==> flow/design.v <==
`timescale 1ns / 1ps
module ov5640_capture(
  input               pclk,
  input               vsync,
  input               href,
  input       [7:0]   d,
  output reg  [23:0]  dout,
  output              valid,
  output              last
);
reg [1:0] cnt;
reg r_href;
reg we, r_we;
assign last = ({href, r_href} == 2'b01) ? 1'b1 : 1'b0;
assign valid = ({we, r_we} == 2'b10) ? 1'b1 : 1'b0;
always @(posedge pclk)
begin 
  r_href <= href;
  r_we <= we;
  if (vsync == 1)
  begin
    cnt <= 'd0;
    we <= 1'b0;
  end
  else
  begin
    if (href == 1'b1)
    begin
      if (cnt == 'd2)
      begin
        cnt <= 'd0;
        we <= 1'b1;
      end
      else
      begin
        cnt <= cnt + 'd1;
        we <= 1'b0;
      end
    end
    case (cnt)
      1 : begin
        dout[23:16] <= d;
      end
      2 : begin
        dout[15: 8] <= d;
      end
      0 : begin
        dout[ 7: 0] <= d;
      end
    endcase
  end
end
endmodule
Reports on ov5640_capture
Tool output for the design above, in the order of the flow.
Line numbers count from 1 in the design file above.
Operators carry their Yosys type and port widths (W data, S select, Z words).
Cell names lack the library's common part.
{ "design": {"top": "ov5640_capture", "clk_port": "pclk", "cell_library": "sky130hd", "corner": "tt_025C_1v80"} }

Word-level counts
Source: Yosys, flattened and elaborated, memories not mapped. Widths are those after wreduce. Registers that Yosys merges into a memory's read port (data or address) are not register bits. Print and check cells do not count. Equal cells are merged and count once.
{ "word_totals": {"output_inout_bits": 26, "elab_cells": 21, "reg_bits": 29} }
{ "classes": {"mux": 4, "bitwise": 1, "eq_ne": 4, "reduce_and_logical": 4, "add_sub_neg": 1} }
{ "op_table": {"columns": ["cell", "n"], "rows": [
  ["$reduce_and A2 Y1", 3],
  ["$eq A2 B1 Y1 const B", 2],
  ["$eq A2 B2 Y1 const B", 2],
  ["$mux W1", 3],
  ["$add A2 B1 Y2 const B", 1],
  ["$logic_not A2 Y1", 1],
  ["$mux W2", 1],
  ["$not A1 Y1", 1]
]} }

Depth
Yosys ltp: most cells in a row. Word level: on the elaborated netlist, between registers, memories and ports. Mapped: between sequential cells and ports; inverters and the memories' decode and read muxes count.
{ "depth": {"ltp_word": 2, "ABC_AREA": 0, "mapped_depth": 2} }

Synthesis result
Source: synth_stat.txt of the flow (Yosys; design flattened, memories mapped). It holds for the ABC_AREA given above (unset counts as 0); a run with the other value may have another netlist.
The area totals of this step are shown rounded.
{ "by_type": {"columns": ["type", "n"], "rows": [
  ["edfxtp_1", 24],
  ["dfxtp_1", 5],
  ["nand2b_1", 3],
  ["a21oi_1", 3],
  ["nand3b_1", 2],
  ["nor3b_1", 2],
  ["or3b_1", 1],
  ["and2b_1", 1],
  ["nor2b_1", 1],
  ["nor3_1", 1]
]} }
{ "synth_totals": {"cell_count": 43, "sequential_area_um2": 821, "ffs": 29, "mapped_area_um2": 912, "buf_cells": 0} }

Worst setup path after synthesis
OpenSTA on the mapped netlist: ideal clock, no wires. The path of least setup slack (recovery checks aside). Input and output delay are each 20% of the period. Register names are those of the netlist, which keeps one name where synthesis merged equal registers.
{ "synth_path": {"path_type": "reg2reg", "from": "register cnt[0]", "to": "register dout[16]", "delay_ns": 1.463, "period_ns": 1.55, "t_first_pin_ns": 0.000, "path_slack_ns": 0.087, "required_time_ns": 1.165, "driving_pins": 2, "n_path_buf": 0, "setup_ns": 0.385, "t_arrival_ns": 1.078, "synth_period_reached_ns": 1.463} }
"delay_ns" = arrival - input delay + setup time.
"driving_pins" counts driving pins, that of a launching flip-flop among them; a cell with two outputs on the path counts twice.
"synth_period_reached_ns" is the clock period less the worst setup slack; recovery checks do not enter. This is arithmetic on one report: input and output delays are still those of the set period (20% each).
Between the ends stands the longest chain of elaborated cells between them, by number of cells; it is not shown to be the way that was timed. Of several equally long chains one is given.
Each line given opens the expression or statement behind the cell; cells for indexed reads and writes are added by Yosys, which also makes memories of some case tables.
At most two assigning lines are given for a register; there are more.
{ "synth_via": {"cell_sequence": "dfxtp_1 -> nor3b_1", "elab_chain_cells": 2, "cells_between": 2, "lines_between": 1} }
{ "synth_lines": {"columns": ["item", "line_no", "text"], "rows": [
  ["start: declaration", 11, "reg [1:0] cnt;"],
  ["start: assignment", 22, "cnt <= 'd0;"],
  ["start: assignment", 36, "cnt <= cnt + 'd1;"],
  ["$eq A2 B1 Y1", 40, "case (cnt)"],
  ["$reduce_and A2 Y1", null, null],
  ["end: assignment", 42, "dout[23:16] <= d;"],
  ["end: declaration", 7, "output reg  [23:0]  dout,"]
]} }

Worst path after layout
From the final timing report of record 1: the path of least setup slack in the routed layout; clock arrival at registers is part of the times.
{ "layout_path": {"path_type": "reg2out", "from": "register dout[18]", "to": "output port dout[18]", "required_time_ns": 1.35, "period_ns": 1.69, "t_first_pin_ns": 0.31, "path_slack_ns": 0.18, "driving_pins": 2, "n_path_buf": 1, "t_arrival_ns": 1.17} }
{ "layout_via": {"cell_sequence": "edfxtp_1 -> clkdlybuf4s50_1", "elab_chain_cells": 0, "cells_between": 0, "lines_between": 0} }
{ "layout_lines": {"columns": ["item", "line_no", "text"], "rows": [
  ["start: declaration", 7, "output reg  [23:0]  dout,"],
  ["start: assignment", 42, "dout[23:16] <= d;"],
  ["end: declaration", 7, null]
]} }

Memo
Re: implementation data of ov5640_capture

Below are 2 stored runs of the flow (Yosys, OpenROAD; platform sky130hd) on ov5640_capture, each with its settings and what was measured, unordered. Constraints: input delay and output delay 20% of the set period each, output load 0.01 pF.
By "achieved_clock_period_ns" is meant the clock period of the run minus its worst setup slack. This is arithmetic on one report: input and output delays are still those of the set period (20% each).
"worst_path_ns": the worst setup path's part of the clock period (all of it between registers, 20% less for each end at a port) less its slack. A launch clock that arrives late makes it longer, a capture clock that arrives late makes it shorter.
By "totalPower_mw" is meant OpenSTA's value without simulated activity: inputs other than the clock are taken to toggle once in ten clock periods, and the tool carries that through the logic.
The results are shown rounded.
[
  {
    "run": "record 1",
    "settings": { "period_ns": 1.69, "SETUP_SLACK_MARGIN": 0.11, "CAP_MARGIN": 20, "CORE_MARGIN": 2, "CORE_UTILIZATION": 40, "SLEW_MARGIN": 20 },
    "results": { "holdWs_ns": 0.305, "timing.setup.ws_ns": 0.177, "finish.utilization_pct": 65.2, "design.die.area_um2": 2680, "worst_path_ns": 1.17, "worst_path_kind": "reg2out", "yosys_chip_area_um2": 912, "final_stdcell_area_um2": 1430, "totalPower_mw": 1.35, "achieved_clock_period_ns": 1.513, "setup_tns_ns": 0.000 }
  },
  {
    "run": "record 2",
    "settings": { "period_ns": 0.997, "CORE_UTILIZATION": 25, "SETUP_SLACK_MARGIN": 0.25, "PLACE_DENSITY_LB_ADDON": 0.23, "CORE_MARGIN": 5, "TNS_END_PERCENT": 95, "GPL_TIMING_DRIVEN": 1, "CTS_CLUSTER_SIZE": 52, "CAP_MARGIN": 20, "SLEW_MARGIN": 20 },
    "results": { "holdWs_ns": 0.302, "timing.setup.ws_ns": -0.080, "finish.utilization_pct": 41.0, "design.die.area_um2": 4960, "worst_path_ns": 1.08, "worst_path_kind": "reg2reg", "yosys_chip_area_um2": 912, "final_stdcell_area_um2": 1480, "totalPower_mw": 2.55, "achieved_clock_period_ns": 1.077, "setup_tns_ns": -1.60 }
  }
]
